==> flow/design.v <==
`timescale  1ns/1ns
module  spi_ctrl(
    input  wire sys_clk,
    input  wire sys_rst_n,
    input  wire key,
    input  wire miso,
    output reg  sck,
    output reg  cs_n,
    output reg  mosi,
    output reg  tx_flag,
    output wire [7:0] tx_data);
parameter IDLE = 3'b001,
          READ = 3'b010,
          SEND = 3'b100;
parameter READ_INST   = 8'b0000_0011;
parameter NUM_DATA    = 16'd100;
parameter SECTOR_ADDR = 8'b0000_0000,
          PAGE_ADDR   = 8'b0000_0100,
          BYTE_ADDR   = 8'b0010_0101;
parameter CNT_WAIT_MAX= 16'd6_00_00;
wire [7:0] fifo_data_num;
reg  [4:0] cnt_clk;
reg  [2:0] state;
reg  [15:0]cnt_byte;
reg  [1:0] cnt_sck;
reg  [2:0] cnt_bit;
reg        miso_flag;
reg  [7:0] data;
reg        po_flag_reg;
reg        po_flag;
reg  [7:0] po_data;
reg        fifo_read_valid;
reg  [15:0]cnt_wait;
reg        fifo_read_en;
reg  [7:0] read_data_num;
always@(posedge sys_clk or  negedge sys_rst_n)
    if(sys_rst_n == 1'b0)
        cnt_clk <= 5'd0;
    else if(state == READ)
        cnt_clk <= cnt_clk + 1'b1;
always@(posedge sys_clk or  negedge sys_rst_n)
    if(sys_rst_n == 1'b0)
        cnt_byte <= 16'd0;
    else if((cnt_clk == 5'd31) && (cnt_byte == NUM_DATA + 16'd3))
        cnt_byte <= 16'd0;
    else if(cnt_clk == 5'd31)
        cnt_byte <= cnt_byte + 1'b1;
always@(posedge sys_clk or  negedge sys_rst_n)
    if(sys_rst_n == 1'b0)
        cnt_sck <= 2'd0;
    else if(state == READ)
        cnt_sck <= cnt_sck + 1'b1;
always@(posedge sys_clk or  negedge sys_rst_n)
    if(sys_rst_n == 1'b0)
        cs_n <= 1'b1;
    else if(key == 1'b1)
        cs_n    <=  1'b0;
    else if((cnt_byte == NUM_DATA + 16'd3) && (cnt_clk == 5'd31) && (state == READ))
        cs_n <= 1'b1;
always@(posedge sys_clk or  negedge sys_rst_n)
    if(sys_rst_n == 1'b0)
        sck <= 1'b0;
    else if(cnt_sck == 2'd0)
        sck <= 1'b0;
    else if(cnt_sck == 2'd2)
        sck <= 1'b1;
always@(posedge sys_clk or  negedge sys_rst_n)
    if(sys_rst_n == 1'b0)
        cnt_bit <= 3'd0;
    else if(cnt_sck == 2'd2)
        cnt_bit <= cnt_bit + 1'b1;
always@(posedge sys_clk or  negedge sys_rst_n)
    if(sys_rst_n == 1'b0)
        state <= IDLE;
    else
    case(state)
        IDLE: if(key == 1'b1)
                state <= READ;
        READ: if((cnt_byte == NUM_DATA + 16'd3) && (cnt_clk == 5'd31))
                 state <= SEND;
        SEND: if((read_data_num == NUM_DATA)
                && ((cnt_wait == (CNT_WAIT_MAX - 1'b1))))
                state <= IDLE;
        default: state <= IDLE;
    endcase
always@(posedge sys_clk or  negedge sys_rst_n)
    if(sys_rst_n == 1'b0)
        mosi <= 1'b0;
    else if((state == READ) && (cnt_byte>= 16'd4))
        mosi <= 1'b0;
    else if((state == READ) && (cnt_byte == 16'd0) && (cnt_sck == 2'd0))
        mosi <= READ_INST[7 - cnt_bit];
    else if((state == READ) && (cnt_byte == 16'd1) && (cnt_sck == 2'd0))
        mosi <= SECTOR_ADDR[7 - cnt_bit];
    else if((state == READ) && (cnt_byte == 16'd2) && (cnt_sck == 2'd0))
        mosi <= PAGE_ADDR[7 - cnt_bit];
    else if((state == READ) && (cnt_byte == 16'd3) && (cnt_sck == 2'd0))
        mosi <= BYTE_ADDR[7 - cnt_bit];
always@(posedge sys_clk or  negedge sys_rst_n)
    if(sys_rst_n == 1'b0)
        miso_flag <= 1'b0;
    else if((cnt_byte >= 16'd4) && (cnt_sck == 2'd1))
        miso_flag <= 1'b1;
    else
        miso_flag <= 1'b0;
always@(posedge sys_clk or  negedge sys_rst_n)
    if(sys_rst_n == 1'b0)
        data <= 8'd0;
    else    if(miso_flag == 1'b1)
        data <= {data[6:0], miso};
always@(posedge sys_clk or  negedge sys_rst_n)
    if(sys_rst_n == 1'b0)
        po_flag_reg <=  1'b0;
    else if((cnt_bit == 3'd7) && (miso_flag == 1'b1))
        po_flag_reg <= 1'b1;
    else
        po_flag_reg <= 1'b0;
always@(posedge sys_clk or  negedge sys_rst_n)
    if(sys_rst_n == 1'b0)
        po_flag <= 1'b0;
    else
        po_flag <= po_flag_reg;
always@(posedge sys_clk or  negedge sys_rst_n)
    if(sys_rst_n == 1'b0)
        po_data <= 8'd0;
    else if(po_flag_reg == 1'b1)
        po_data <= data;
    else
        po_data <= po_data;
always@(posedge sys_clk or  negedge sys_rst_n)
    if(sys_rst_n == 1'b0)
        fifo_read_valid <=  1'b0;
    else if((read_data_num == NUM_DATA)
                && ((cnt_wait == (CNT_WAIT_MAX - 1'b1))))
        fifo_read_valid <= 1'b0;
    else if(fifo_data_num == NUM_DATA)
        fifo_read_valid <= 1'b1;
always@(posedge sys_clk or  negedge sys_rst_n)
    if(sys_rst_n == 1'b0)
        cnt_wait <= 16'd0;
    else if(fifo_read_valid == 1'b0)
        cnt_wait <= 16'd0;
    else if(cnt_wait == (CNT_WAIT_MAX - 1'b1))
        cnt_wait <= 16'd0;
    else if(fifo_read_valid == 1'b1)
        cnt_wait <= cnt_wait + 1'b1;
always@(posedge sys_clk or negedge sys_rst_n)
    if(sys_rst_n == 1'b0)
        fifo_read_en <= 1'b0;
    else if((cnt_wait == (CNT_WAIT_MAX - 1'b1))
                && (read_data_num < NUM_DATA))
        fifo_read_en <= 1'b1;
    else
        fifo_read_en <= 1'b0;
always@(posedge sys_clk or negedge sys_rst_n)
    if(sys_rst_n == 1'b0)
        read_data_num <= 8'd0;
    else if(fifo_read_valid == 1'b0)
        read_data_num <= 8'd0;
    else if(fifo_read_en == 1'b1)
        read_data_num <= read_data_num + 1'b1;
always@(posedge sys_clk or negedge sys_rst_n)
    if(sys_rst_n == 1'b0)
        tx_flag <=  1'b0;
    else
        tx_flag <= fifo_read_en;
sync_fifo fifo_data_inst(
    .i_clk  (sys_clk     ),
    .i_data (po_data     ),
    .i_w_en (po_flag     ),
    .i_r_en (fifo_read_en),
    .o_data (tx_data     ),
    .o_buf_empty (),
    .o_buf_full ());
endmodule
module sync_fifo
    #(parameter BUF_SIZE=8, 
                BUF_WIDTH=8) 
    (
    input                 i_clk,
    input                 i_rst,
    input                 i_w_en,
    input                 i_r_en,
    input [BUF_WIDTH-1:0] i_data,
    output reg [BUF_WIDTH-1:0] o_data,
    output                     o_buf_empty,
    output                     o_buf_full );
    reg [3:0] fifo_cnt;
    reg [$clog2(BUF_SIZE)-1:0] r_ptr,w_ptr; 
    reg [BUF_WIDTH-1:0] buf_mem[BUF_SIZE-1:0]; 
    assign o_buf_empty=(fifo_cnt==4'd0)?1'b1:1'b0;
    assign o_buf_full=(fifo_cnt==4'd8)?1'b1:1'b0;
    always@(posedge i_clk or posedge i_rst) 
        begin
            if(i_rst)
                fifo_cnt<=4'd0;
            else if((!o_buf_full&&i_w_en)&&(!o_buf_empty&&i_r_en)) 
                fifo_cnt<=fifo_cnt;
            else if(!o_buf_full&&i_w_en)
                fifo_cnt<=fifo_cnt+1;
            else if(!o_buf_empty&&i_r_en) 
                fifo_cnt<=fifo_cnt-1;
            else
                fifo_cnt <= fifo_cnt;
        end
    always@(posedge i_clk or posedge i_rst)
        begin
            if(i_rst)
                o_data<=8'd0;
            else if(!o_buf_empty&&i_r_en)
                o_data<=buf_mem[r_ptr];
        end
    always@(posedge i_clk)
        begin
            if(!o_buf_full&&i_w_en)
                buf_mem[w_ptr]<=i_data;
        end
    always@(posedge i_clk or posedge i_rst) 
        begin
            if(i_rst) begin
                w_ptr <= 0;
                r_ptr <= 0;
            end
            else begin
                if(!o_buf_full&&i_w_en)
                    w_ptr <= w_ptr + 1;
                if(!o_buf_empty&&i_r_en)
                    r_ptr <= r_ptr + 1;
            end
        end
endmodule
# From RTL to reports: spi_ctrl
# What the tools print for spi_ctrl, step after step.
# Lines are those of the file above, counted from 1.
# Operators carry their Yosys type and port widths (W data, S select, Z words).
# Library cell names are shortened.
design:
  top_module: "spi_ctrl"
  clock_port: "sys_clk"
  lib: "sky130hd"
  pvt_corner: "tt_025C_1v80"

# After elaboration
# Yosys after proc, flatten, opt, wreduce and memory -nomap, before mapping. Memory bits, and registers merged into a memory's read port (data or address), are not among the register bits. Print and check cells are not counted. Equal cells are merged and count once.
# Yosys's memory passes give these memory sizes; they may raise the number of words (mostly to a power of two), join words into wider ones and drop unused or constant bits.
word_totals:
  reg_bits: 88
  ram_bits: 64
  clocked_rd_ports_x_width: 8
  memories: 1
  input_bits: 4
  output_inout_bits: 12
  wordCells: 121
op_classes:
  addsub: 11
  compare: 2
  n_eq: 19
  n_shift: 4
  muxes: 31
  logic: 1
  reduce_logical: 31
memory_table:
  columns: ["name", "words", "word_bits", "rd", "write_ports", "line", "source"]
  rows:
  - ["fifo_data_inst.buf_mem", 8, 8, 1, 1, 190, "reg [BUF_WIDTH-1:0] buf_mem[BUF_SIZE-1:0];"]
op_table:
  columns: ["cell", "n"]
  rows:
  - ["$mux W16", 4]
  - ["$add A16 B1 Y16 const B", 2]
  - ["$eq A16 B2 Y1 const B", 2]
  - ["$shiftx A8 B4 Y1 const A", 4]
  - ["$mux W8", 3]
  - ["$logic_and A1 B1 Y1", 18]
  - ["$mux W1", 17]
  - ["$eq A16 B1 Y1 const B", 1]
  - ["$eq A16 B16 Y1 const B", 1]
  - ["$ge A16 B3 Y1 const B", 1]
  - ["$eq A16 B7 Y1 const B", 1]
  - ["$logic_not A16 Y1", 1]
  - ["$eq A8 B7 Y1 const B", 2]
  - ["$mux W3", 4]
  - ["$reduce_bool A2 Y1", 5]
  - ["$add A3 B1 Y3 const B", 3]
  - ["$pmux W3 S3", 1]
  - ["$add A8 B1 Y8 const B", 1]
  - ["$lt A8 B7 Y1 const B", 1]
  - ["$mux W4", 2]
  - ["$ne A2 B2 Y1 const B", 3]
  - ["$eq A3 B3 Y1 const B", 2]
  - ["$add A5 B1 Y5 const B", 1]
  - ["$eq A5 B5 Y1 const B", 1]
  - ["$reduce_bool A5 Y1", 1]
  - ["$sub A3 B3 Y4 const A", 1]
  - ["$add A4 B1 Y4 const B", 1]
  - ["$sub A4 B1 Y4 const B", 1]
# Other operator kinds: 13; their cells: 14.

# Logic depth
# Longest topological path by Yosys (ltp), each cell counted once; first at word level (registers and memories cut), then after technology mapping (sequential cells cut; the memories' decode and read muxes count).
logic_depth:
  depth_word: 8
  abc_area: 0
  mapped_depth: 9
  mapped_depth_nobuf: 8

# Netlist
# The flow's flattened synthesis, as Yosys stat reports it; memories are mapped. The netlist is that of the ABC_AREA named above (0 if unset); the other value can give another one.
# Totals and module areas in this step are rounded.
by_type:
  columns: ["cell_type", "n", "area_total_um2"]
  rows:
  - ["dfrtp_1", 57, 1.43E+03]
  - ["xnor2_1", 25, 218.96]
  - ["ha_1", 12, 150.144]
  - ["xor2_1", 16, 140.134]
  - ["nor2_1", 30, 112.608]
  - ["nand2_1", 26, 97.594]
  - ["nand3_1", 13, 65.062]
  - ["buf_4", 8, 60.058]
  - ["nand4_1", 9, 56.304]
  - ["dfstp_2", 2, 52.55]
  - ["and2_1", 8, 50.048]
  - ["inv_1", 10, 37.536]
  - ["and4_1", 4, 35.034]
  - ["mux2_2", 3, 33.782]
  - ["and3_1", 5, 31.28]
  - ["nor3_1", 5, 25.024]
  - ["nor4_1", 4, 25.024]
  - ["nor4_2", 2, 25.024]
# Not listed: further types 22, cells in them 30.
mapped:
  cell_count: 269
  yosys_area_um2: 2900
  seqArea_um2: 1500
  ff_cells: 59
  n_buf: 13
# The figures by module come from a second, unflattened synthesis with its own total; it is not the netlist above.
unflattened:
  cells_unflattened: 515
  area_unflattened_um2: 6900
# Each row is one instance without its submodules.
by_module:
  columns: ["mod", "n_inst", "cells", "area_um2", "seq_area_um2"]
  rows:
  - ["spi_ctrl", 1, 308, 3500, 2000]
  - ["sync_fifo", 1, 207, 3300, 2400]

# Path before layout
# Path of least setup slack by OpenSTA after synthesis, without wires, with an ideal clock, recovery checks aside; 20% of the period is set as input and as output delay. Where synthesis merged equal registers, the netlist keeps one of their names.
synth_path:
  path_type: "reg2reg"
  start: "register cnt_clk[0]"
  end: "register cnt_byte[9]"
  tclk_ns: 2.75
  setup_ns: 0.123
  launch_ns: 0.000
  arrival_ns: 1.779
  required_ns: 2.627
  slack_ns: 0.848
  path_delay_ns: 1.902
  driving_pins: 9
  n_path_buf: 1
  synth_period_reached_ns: 1.902
# "path_delay_ns" is the arrival time less input delay plus setup time.
# "driving_pins" counts driving pins, that of a launching flip-flop among them; a cell with two outputs on the path counts twice.
# "synth_period_reached_ns" = period - worst setup slack (recovery checks aside). The figure is calculated, with input and output delays left at 20% of the set period.
# The rows between start and end are the longest chain of elaborated cells between them; the timing report does not say that the signal goes this way. Where chains are equally long, one stands for them.
# Each line given opens the expression or statement behind the cell; cells for indexed reads and writes are added by Yosys, which also makes memories of some case tables.
# A register here has more assigning lines than the two given.
synth_via:
  path_cell_list: "dfrtp_1 ha_1 and3_1 ha_1 clkbuf_1 nand4_1 nor3_1 nand3_1 xnor2_1"
  elab_chain_cells: 3
  cells_between: 5
  cone_classes: "1 x eq/ne; 2 x mux; 2 x reduce/logical"
synth_rtl:
  columns: ["element", "line", "source"]
  rows:
  - ["start, declared", 22, "reg  [4:0] cnt_clk;"]
  - ["start, assigned", 38, "cnt_clk <= 5'd0;"]
  - ["start, assigned", 40, "cnt_clk <= cnt_clk + 1'b1;"]
  - ["$eq A5 B5 Y1", 46, "else if(cnt_clk == 5'd31)"]
  - ["$mux W16", 46, null]
  - ["$mux W16", 44, "else if((cnt_clk == 5'd31) && (cnt_byte == NUM_DATA + 16'd3))"]
  - ["end, assigned", 43, "cnt_byte <= 16'd0;"]
  - ["end, assigned", 47, "cnt_byte <= cnt_byte + 1'b1;"]
  - ["end, declared", 24, "reg  [15:0]cnt_byte;"]

# Worst path after layout
# From the final timing report of record 1: the path of least setup slack in the routed layout; clock arrival at registers is part of the times.
layout_path:
  path_type: "reg2reg"
  start: "register cnt_clk[0]"
  end: "register state"
  tclk_ns: 2.32
  setup_ns: 0.11
  launch_ns: 0.33
  arrival_ns: 2.10
  required_ns: 2.55
  slack_ns: 0.45
  driving_pins: 7
  n_path_buf: 0
# Where an end lacks its bit number, it is one bit of the signal, or one of the new flip-flops if synthesis recoded a state register.
# A register here has more assigning lines than the two given.
layout_via:
  path_cell_list: "dfrtp_1 ha_1 and3_1 ha_2 nand3_1 or3_1 a22o_1"
layout_rtl:
  columns: ["element", "line", "source"]
  rows:
  - ["start, declared", 22, "reg  [4:0] cnt_clk;"]
  - ["start, assigned", 38, "cnt_clk <= 5'd0;"]
  - ["start, assigned", 40, "cnt_clk <= cnt_clk + 1'b1;"]
  - ["end, assigned", 74, "state <= IDLE;"]
  - ["end, assigned", 78, "state <= READ;"]
  - ["end, declared", 23, "reg  [2:0] state;"]
# No chain of elaborated cells between the ends is given.

--- measured runs ---
Settings and measured results of 2 stored flow runs for module spi_ctrl (sky130hd), not sorted in any way. The constraints put input and output delay at 20% of the set period each and load the outputs with 0.01 pF.
"period_reached_ns" = clock period - worst setup slack. The figure is calculated, with input and output delays left at 20% of the set period.
"critical_path_time_ns" = time allowed to the worst setup path (clock period - input delay - output delay, where it has them) - its slack; a late launch clock adds to it, a late capture clock takes from it.
"final_power_mw" rests on the timing tool's default activity at the inputs, not on a simulated workload.
Measured values are rounded.

--- record 1 ---
==> flow/run.sh <==
#!/bin/bash
# the make line also repeats the synthesis and layout settings of config.mk as NAME=value (left out here)
make -C /OpenROAD-flow-scripts/flow DESIGN_CONFIG=/design/flow/config.mk WORK_HOME=/design/flow/orfs CLKGATE_MAP_FILE= finish
==> flow/config.mk <==
export PLATFORM = sky130hd
export DESIGN_NAME = spi_ctrl
export DESIGN_NICKNAME = spi_ctrl
export VERILOG_FILES = /design/flow/design.v
export SDC_FILE = /design/flow/constraint.sdc
export NUM_CORES = 4
export LEC_CHECK = 0
export CAP_MARGIN = 20
export CORE_MARGIN = 2
export CORE_UTILIZATION = 40
export SETUP_SLACK_MARGIN = 0.32
export SLEW_MARGIN = 20
==> flow/constraint.sdc <==
create_clock -name core_clock -period 2.32 [get_ports {sys_clk}]
set_input_delay 0.4640 -clock core_clock [delete_from_list [all_inputs] [get_ports {sys_clk}]]
set_output_delay 0.4640 -clock core_clock [all_outputs]
set_load 0.01 [all_outputs]

==> results, as YAML <==
results:
  period_reached_ns: 1.871
  critical_path_time_ns: 1.87
  timing.worst_path_kind: "reg2reg"
  cell_area_final_um2: 3300
  utilization_pct: 48
  total_negative_slack_ns: 0.000
  design_die_area_um2: 7800
  yosys_chip_area_um2: 2900
  final_power_mw: 2.7
  ws_setup_ns: 0.45

--- record 2 ---
==> flow/run.sh <==
#!/bin/bash
# the make line also repeats the synthesis and layout settings of config.mk as NAME=value (left out here)
make -C /OpenROAD-flow-scripts/flow DESIGN_CONFIG=/design/flow/config.mk WORK_HOME=/design/flow/orfs CLKGATE_MAP_FILE= finish
==> flow/config.mk <==
export PLATFORM = sky130hd
export DESIGN_NAME = spi_ctrl
export DESIGN_NICKNAME = spi_ctrl
export VERILOG_FILES = /design/flow/design.v
export SDC_FILE = /design/flow/constraint.sdc
export NUM_CORES = 4
export LEC_CHECK = 0
export CAP_MARGIN = 20
export CELL_PAD_IN_SITES_DETAIL_PLACEMENT = 1
export CORE_ASPECT_RATIO = 0.7
export CORE_MARGIN = 8
export CORE_UTILIZATION = 32
export GPL_ROUTABILITY_DRIVEN = 1
export MAX_ROUTING_LAYER = met5
export SLEW_MARGIN = 20
==> flow/constraint.sdc <==
create_clock -name core_clock -period 4.13 [get_ports {sys_clk}]
set_input_delay 0.8260 -clock core_clock [delete_from_list [all_inputs] [get_ports {sys_clk}]]
set_output_delay 0.8260 -clock core_clock [all_outputs]
set_load 0.01 [all_outputs]

==> results, as YAML <==
results:
  period_reached_ns: 2.213
  critical_path_time_ns: 1.39
  timing.worst_path_kind: "reg2out"
  cell_area_final_um2: 3400
  utilization_pct: 39
  total_negative_slack_ns: 0.000
  design_die_area_um2: 12000
  yosys_chip_area_um2: 2900
  final_power_mw: 1.9
  ws_setup_ns: 1.9
--- end ---
